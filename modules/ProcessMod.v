==> flow/design.v <==
`timescale 1ns / 1ps
module FreqMod(
    input signed [17:0] audio_in,  
    input ready,
    input clock,  
    input reset,
    input [7:0] controls,
    output reg signed [17:0] audio_out,  
    output reg [7:0] freq1,
    output reg [7:0] freq2,
    output reg [7:0] freq3,
    output reg [7:0] freq4,
    output reg [7:0] freq5,
    output reg [7:0] freq6,
    output reg [7:0] freq7
    );
	wire signed [17:0] full_freq1;
	wire signed [17:0] full_freq2;
	wire signed [17:0] full_freq3;
	wire signed [17:0] full_freq4;
	wire signed [17:0] full_freq5;
	wire signed [17:0] full_freq6;
	wire signed [17:0] full_freq7;
	wire signed [9:0] coeff1;
	wire signed [9:0] coeff2;
	wire signed [9:0] coeff3;
	wire signed [9:0] coeff4;
	wire signed [9:0] coeff5;
	wire signed [9:0] coeff6;
	wire signed [9:0] coeff7;
	coeffs_below80Hz coeffs1 (.index(index),.coeff(coeff1));
	coeffs31 coeffs2 (.index(index),.coeff(coeff2));  
	coeffs31 coeffs3 (.index(index),.coeff(coeff3));  
	coeffs31 coeffs4 (.index(index),.coeff(coeff4));  
	coeffs31 coeffs5 (.index(index),.coeff(coeff5));  
	coeffs31 coeffs6 (.index(index),.coeff(coeff6));  
	coeffs31 coeffs7 (.index(index),.coeff(coeff7));  
	fir31 filter1 (.clock(clock),.reset(reset),.ready(ready),.coeff(coeff1),
					.x(audio_in[17:10]),.y(full_freq1));
	fir31 filter2 (.clock(clock),.reset(reset),.ready(ready),.coeff(coeff2),
					.x(audio_in[17:10]),.y(full_freq2));
	fir31 filter3 (.clock(clock),.reset(reset),.ready(ready),.coeff(coeff3),
					.x(audio_in[17:10]),.y(full_freq3));
	fir31 filter4 (.clock(clock),.reset(reset),.ready(ready),.coeff(coeff4),
					.x(audio_in[17:10]),.y(full_freq4));
	fir31 filter5 (.clock(clock),.reset(reset),.ready(ready),.coeff(coeff5),
					.x(audio_in[17:10]),.y(full_freq5));
	fir31 filter6 (.clock(clock),.reset(reset),.ready(ready),.coeff(coeff6),
					.x(audio_in[17:10]),.y(full_freq6));
	fir31 filter7 (.clock(clock),.reset(reset),.ready(ready),.coeff(coeff7),
					.x(audio_in[17:10]),.y(full_freq7));
	always@(posedge clock) begin
		if(reset) begin
			audio_out<=18'b00_0000_0000_0000_0000;
			freq1<=8'b0000_0000;
			freq2<=8'b0000_0000;
			freq3<=8'b0000_0000;
			freq4<=8'b0000_0000;
			freq5<=8'b0000_0000;
			freq6<=8'b0000_0000;
			freq7<=8'b0000_0000;	
		end
		else if(ready) begin
			audio_out<=audio_in;
			freq1<=8'b0000_0000;
			freq2<=8'b0000_0000;
			freq3<=8'b0000_0000;
			freq4<=8'b0000_0000;
			freq5<=8'b0000_0000;
			freq6<=8'b0000_0000;
			freq7<=8'b0000_0000;
		end
	end
endmodule
`timescale 1ns / 1ps
module ProcessMod(
    input [17:0] l_audio_in,
	 input [17:0] r_audio_in,
    input ready,
    input clock,
    input reset,
    input [7:0] f_controls,
	 input [7:0] t_controls,
    output [17:0] l_audio_out,
	 output [17:0] r_audio_out,
    output [7:0] freq1,
    output [7:0] freq2,
    output [7:0] freq3,
    output [7:0] freq4,
    output [7:0] freq5,
    output [7:0] freq6,
    output [7:0] freq7
    );
	wire [17:0] l_f_aud_out;
	wire [17:0] r_f_aud_out;
	wire [7:0] l_f_f1_out;
	wire [7:0] l_f_f2_out;
	wire [7:0] l_f_f3_out;
	wire [7:0] l_f_f4_out;
	wire [7:0] l_f_f5_out;
	wire [7:0] l_f_f6_out;
	wire [7:0] l_f_f7_out;
	wire [7:0] r_f_f1_out;
	wire [7:0] r_f_f2_out;
	wire [7:0] r_f_f3_out;
	wire [7:0] r_f_f4_out;
	wire [7:0] r_f_f5_out;
	wire [7:0] r_f_f6_out;
	wire [7:0] r_f_f7_out;
	FreqMod FreqL(.audio_in(l_audio_in),.ready(ready),.clock(clock),
						.reset(reset),.controls(f_controls),.audio_out(l_f_aud_out),
						.freq1(l_f_f1_out),.freq2(l_f_f2_out),.freq3(l_f_f3_out),
						.freq4(l_f_f4_out),.freq5(l_f_f5_out),.freq6(l_f_f6_out),
						.freq7(l_f_f7_out));
	FreqMod FreqR(.audio_in(r_audio_in),.ready(ready),.clock(clock),
						.reset(reset),.controls(f_controls),.audio_out(r_f_aud_out),
						.freq1(r_f_f1_out),.freq2(r_f_f2_out),.freq3(r_f_f3_out),
						.freq4(r_f_f4_out),.freq5(r_f_f5_out),.freq6(r_f_f6_out),
						.freq7(r_f_f7_out));
	TimeMod TimeL(.audio_in(l_f_aud_out),.ready(ready),.clock(clock),
					  .reset(reset),.controls(t_controls),.audio_out(l_audio_out));
	TimeMod TimeR(.audio_in(r_f_aud_out),.ready(ready),.clock(clock),
					  .reset(reset),.controls(t_controls),.audio_out(r_audio_out));
endmodule
`timescale 1ns / 1ps
module TimeMod(
    input [17:0] audio_in,
    input ready,
    input clock,
    input reset,
    input [7:0] controls,
    output reg [17:0] audio_out
    );
	always@(posedge clock) begin
		if(reset) begin
			audio_out<=18'b00_0000_0000_0000_0000;	
		end
		else if(ready) begin
			audio_out<=audio_in;
		end
	end
endmodule
module fir31(  
  input wire clock,reset,ready,
  input wire signed [9:0] coeff,
  input wire signed [7:0] x,
  output reg signed [17:0] y
);
	reg signed [17:0] accumulator; 
	reg signed [7:0] sample [31:0];   
	reg [4:0] offset = 0;  
	reg [4:0] index = 0;
	reg active = 0;  
	reg done = 0;
	always @(posedge clock) begin
		if (reset == 1) begin
			accumulator <= 0;
			sample[0] <= 0;
			sample[1] <= 0;
			sample[2] <= 0;
			sample[3] <= 0;
			sample[4] <= 0;
			sample[5] <= 0;
			sample[6] <= 0;
			sample[7] <= 0;
			sample[8] <= 0;
			sample[9] <= 0;
			sample[10] <= 0;
			sample[11] <= 0;
			sample[12] <= 0;
			sample[13] <= 0;
			sample[14] <= 0;
			sample[15] <= 0;
			sample[16] <= 0;
			sample[17] <= 0;
			sample[18] <= 0;
			sample[19] <= 0;
			sample[20] <= 0;
			sample[21] <= 0;
			sample[22] <= 0;
			sample[23] <= 0;
			sample[24] <= 0;
			sample[25] <= 0;
			sample[26] <= 0;
			sample[27] <= 0;
			sample[28] <= 0;
			sample[29] <= 0;
			sample[30] <= 0;
			sample[31] <= 0;
			active <= 0;
			done <= 0;
			y <= 0;
		end
		if (ready == 1) begin  
			accumulator <= 0;
			offset <= offset +1; 
			index <= 0;
			active <= 1;
			done <= 0;
			sample[offset] <= x;
		end
		if (active == 1) begin  
			accumulator <= accumulator + coeff*sample[offset-index];  
			index <= index + 1;
			if (index == 31) begin
				active <= 0;
				y <= accumulator;
				done <= 1;
			end
		end
	end
endmodule
module coeffs31(
  input wire [4:0] index,
  output reg signed [9:0] coeff
);
  always @(index)
    case (index)
      5'd0:  coeff = -10'sd1;
      5'd1:  coeff = -10'sd1;
      5'd2:  coeff = -10'sd3;
      5'd3:  coeff = -10'sd5;
      5'd4:  coeff = -10'sd6;
      5'd5:  coeff = -10'sd7;
      5'd6:  coeff = -10'sd5;
      5'd7:  coeff = 10'sd0;
      5'd8:  coeff = 10'sd10;
      5'd9:  coeff = 10'sd26;
      5'd10: coeff = 10'sd46;
      5'd11: coeff = 10'sd69;
      5'd12: coeff = 10'sd91;
      5'd13: coeff = 10'sd110;
      5'd14: coeff = 10'sd123;
      5'd15: coeff = 10'sd128;
      5'd16: coeff = 10'sd123;
      5'd17: coeff = 10'sd110;
      5'd18: coeff = 10'sd91;
      5'd19: coeff = 10'sd69;
      5'd20: coeff = 10'sd46;
      5'd21: coeff = 10'sd26;
      5'd22: coeff = 10'sd10;
      5'd23: coeff = 10'sd0;
      5'd24: coeff = -10'sd5;
      5'd25: coeff = -10'sd7;
      5'd26: coeff = -10'sd6;
      5'd27: coeff = -10'sd5;
      5'd28: coeff = -10'sd3;
      5'd29: coeff = -10'sd1;
      5'd30: coeff = -10'sd1;
      default: coeff = 10'hXXX;
    endcase
endmodule
module coeffs_below80Hz(
  input wire [4:0] index,
  output reg signed [9:0] coeff
);
  always @(index)
    case (index)
      5'd0:  coeff = 10'sd5;
      5'd1:  coeff = 10'sd6;
      5'd2:  coeff = 10'sd8;
      5'd3:  coeff = 10'sd11;
      5'd4:  coeff = 10'sd15;
      5'd5:  coeff = 10'sd19;
      5'd6:  coeff = 10'sd25;
      5'd7:  coeff = 10'sd31;
      5'd8:  coeff = 10'sd37;
      5'd9:  coeff = 10'sd43;
      5'd10: coeff = 10'sd48;
      5'd11: coeff = 10'sd53;
      5'd12: coeff = 10'sd57;
      5'd13: coeff = 10'sd60;
      5'd14: coeff = 10'sd62;
      5'd15: coeff = 10'sd63;
      5'd16: coeff = 10'sd62;
      5'd17: coeff = 10'sd60;
      5'd18: coeff = 10'sd57;
      5'd19: coeff = 10'sd53;
      5'd20: coeff = 10'sd48;
      5'd21: coeff = 10'sd43;
      5'd22: coeff = 10'sd37;
      5'd23: coeff = 10'sd31;
      5'd24: coeff = 10'sd25;
      5'd25: coeff = 10'sd19;
      5'd26: coeff = 10'sd15;
      5'd27: coeff = 10'sd11;
      5'd28: coeff = 10'sd8;
      5'd29: coeff = 10'sd6;
      5'd30: coeff = 10'sd5;
      default: coeff = 10'hXXX;
    endcase
endmodule
# Reports on ProcessMod
# What the tools print for ProcessMod, step after step.
# Line numbers count from 1 in the design file above.
design:
  top: "ProcessMod"
  clock_port: "clock"
  library: "sky130hd"
  corner: "tt_025C_1v80"

# Word level
# Yosys after proc, flatten, opt, wreduce and memory -nomap, before mapping. Enables and synchronous resets that opt folds into registers are not counted as muxes. Memory bits, and registers merged into a memory's read port (data or address), are not among the register bits. Print and check cells are not counted. Equal cells are merged and count once.
word_totals:
  register_bits: 72
  input_bits: 55
  output_inout_bits: 92
  word_cells: 4

# Depth
# Yosys ltp: most cells in a row. Word level: on the elaborated netlist, between registers, memories and ports. Mapped: between sequential cells and ports; inverters and the memories' decode and read muxes count.
logic_depth:
  depth_word: 0
  abc_area: 0
  ltp_mapped: 4
  depth_no_buf: 2

# Mapped cells and area
# Source: synth_stat.txt of the flow (Yosys; design flattened, memories mapped). It holds for the ABC_AREA given above (unset counts as 0); a run with the other value may have another netlist.
types:
  columns: ["cell_type", "n", "type_area_um2"]
  rows:
  - ["sky130_fd_sc_hd__dfxtp_1", 72, 1.44E+03]
  - ["sky130_fd_sc_hd__mux2i_1", 72, 720.691]
  - ["sky130_fd_sc_hd__buf_4", 56, 420.403]
  - ["sky130_fd_sc_hd__nor2_1", 72, 270.259]
  - ["sky130_fd_sc_hd__buf_8", 7, 105.101]
  - ["sky130_fd_sc_hd__buf_1", 5, 18.768]
  - ["sky130_fd_sc_hd__buf_6", 1, 11.261]
  - ["sky130_fd_sc_hd__clkbuf_1", 2, 7.507]
  - ["sky130_fd_sc_hd__clkbuf_2", 1, 5.005]
  - ["sky130_fd_sc_hd__conb_1", 1, 3.754]
synth_totals:
  cell_count: 289
  area_mm2: 0.0030041
  seq_area_mm2: 0.0014414
  ff_cells: 72
  buffers: 72
# By module: a second synthesis without flattening, with its own total; a netlist apart from the flattened one above.
hier_totals:
  hier_cells: 403
  area_unflattened_mm2: 0.00387
# Each row is one instance without its submodules.
by_module:
  columns: ["module", "instances", "cells", "area_mm2"]
  rows:
  - ["FreqMod", 2, 115, 0.0010735]
  - ["TimeMod", 2, 58, 0.0006494]
  - ["ProcessMod", 1, 57, 0.0004242]

# Worst setup path after synthesis
# OpenSTA on the mapped netlist: ideal clock, no wires. The path of least setup slack (recovery checks aside). Input and output delay are each 20% of the period. Register names are those of the netlist, which keeps one name where synthesis merged equal registers.
synth_timing:
  kind: "input to register"
  startpoint: "input port ready"
  endpoint: "register FreqL.audio_out[0]"
  tclk_ns: 0.869
  in_delay_ns: 0.174
  arrival_ns: 0.696
  t_required_ns: 0.741
  setup_slack_ns: 0.045
  delay_ns: 0.650
  stages: 4
  n_path_buf: 2
  period_less_setup_slack_ns: 0.824
# "delay_ns" is the arrival time less input delay plus setup time.
# "stages" counts driving pins, that of a launching flip-flop among them; a cell with two outputs on the path counts twice.
# "period_less_setup_slack_ns" = period - worst setup slack (recovery checks aside). The figure is calculated, with input and output delays left at 20% of the set period.
synth_via:
  cell_sequence: "sky130_fd_sc_hd__buf_6 -> sky130_fd_sc_hd__buf_8 -> sky130_fd_sc_hd__mux2i_1 -> sky130_fd_sc_hd__nor2_1"
synth_lines:
  columns: ["item", "line", "source"]
  rows:
  - ["start, declared", 79, "input ready,"]
  - ["end, assigned", 54, "audio_out<=18'b00_0000_0000_0000_0000;"]
  - ["end, assigned", 64, "audio_out<=audio_in;"]
  - ["end, declared", 8, "output reg signed [17:0] audio_out,"]
# Chain of elaborated cells between the ends: none given.

# Worst path after layout
# From the final timing report of flow run 2: the path of least setup slack in the routed layout; clock arrival at registers is part of the times.
layout_timing:
  kind: "register to output"
  startpoint: "register TimeL.audio_out[17]"
  endpoint: "output port l_audio_out[17]"
  tclk_ns: 0.912
  output_delay_ns: 0.18
  arrival_ns: 0.78
  t_required_ns: 0.73
  setup_slack_ns: -0.05
  stages: 2
  n_path_buf: 1
layout_via:
  cell_sequence: "sky130_fd_sc_hd__dfxtp_2 -> sky130_fd_sc_hd__buf_2"
  elab_chain_cells: 0
layout_lines:
  columns: ["item", "line", "source"]
  rows:
  - ["start, declared", 132, "output reg [17:0] audio_out"]
  - ["start, assigned", 136, "audio_out<=18'b00_0000_0000_0000_0000;"]
  - ["start, assigned", 139, "audio_out<=audio_in;"]
  - ["end, declared", 84, "output [17:0] l_audio_out,"]

# Top module ProcessMod; platform sky130hd; tools Yosys and OpenROAD; 2 stored runs in no particular order. Input and output delays are each 20% of the period that was set; the output load is 0.01 pF.
# "design_power_uw" is the tool's figure for a default switching activity; nothing was simulated.
runs:
  - name: "flow run 1"
    settings:
      period_ns: 0.587
      CORE_UTILIZATION: 70
      SETUP_SLACK_MARGIN: 0.07
      CELL_PAD_IN_SITES_DETAIL_PLACEMENT: 0
      GPL_TIMING_DRIVEN: 1
      CTS_CLUSTER_DIAMETER: 343
      CAP_MARGIN: 20
      CORE_MARGIN: 2
      SLEW_MARGIN: 20
    outcome: "unfinished; error DPL-0038 in routing"
  - name: "flow run 2"
    settings:
      period_ns: 0.912
      CORE_UTILIZATION: 33
      SETUP_SLACK_MARGIN: -0.09
      PLACE_DENSITY: 0.39
      CELL_PAD_IN_SITES_GLOBAL_PLACEMENT: 1
      TNS_END_PERCENT: 70
      GPL_ROUTABILITY_DRIVEN: 0
      CTS_CLUSTER_DIAMETER: 77
      CAP_MARGIN: 20
      CORE_MARGIN: 2
      SLEW_MARGIN: 20
    results:
      synth_area_mm2: 0.0030041
      final_die_area_mm2: 0.0098824
      cell_area_final_mm2: 0.0038787
      timing.setup.ws_ns: -0.049
      total_negative_slack_ns: -1.488
      design_power_uw: 6836
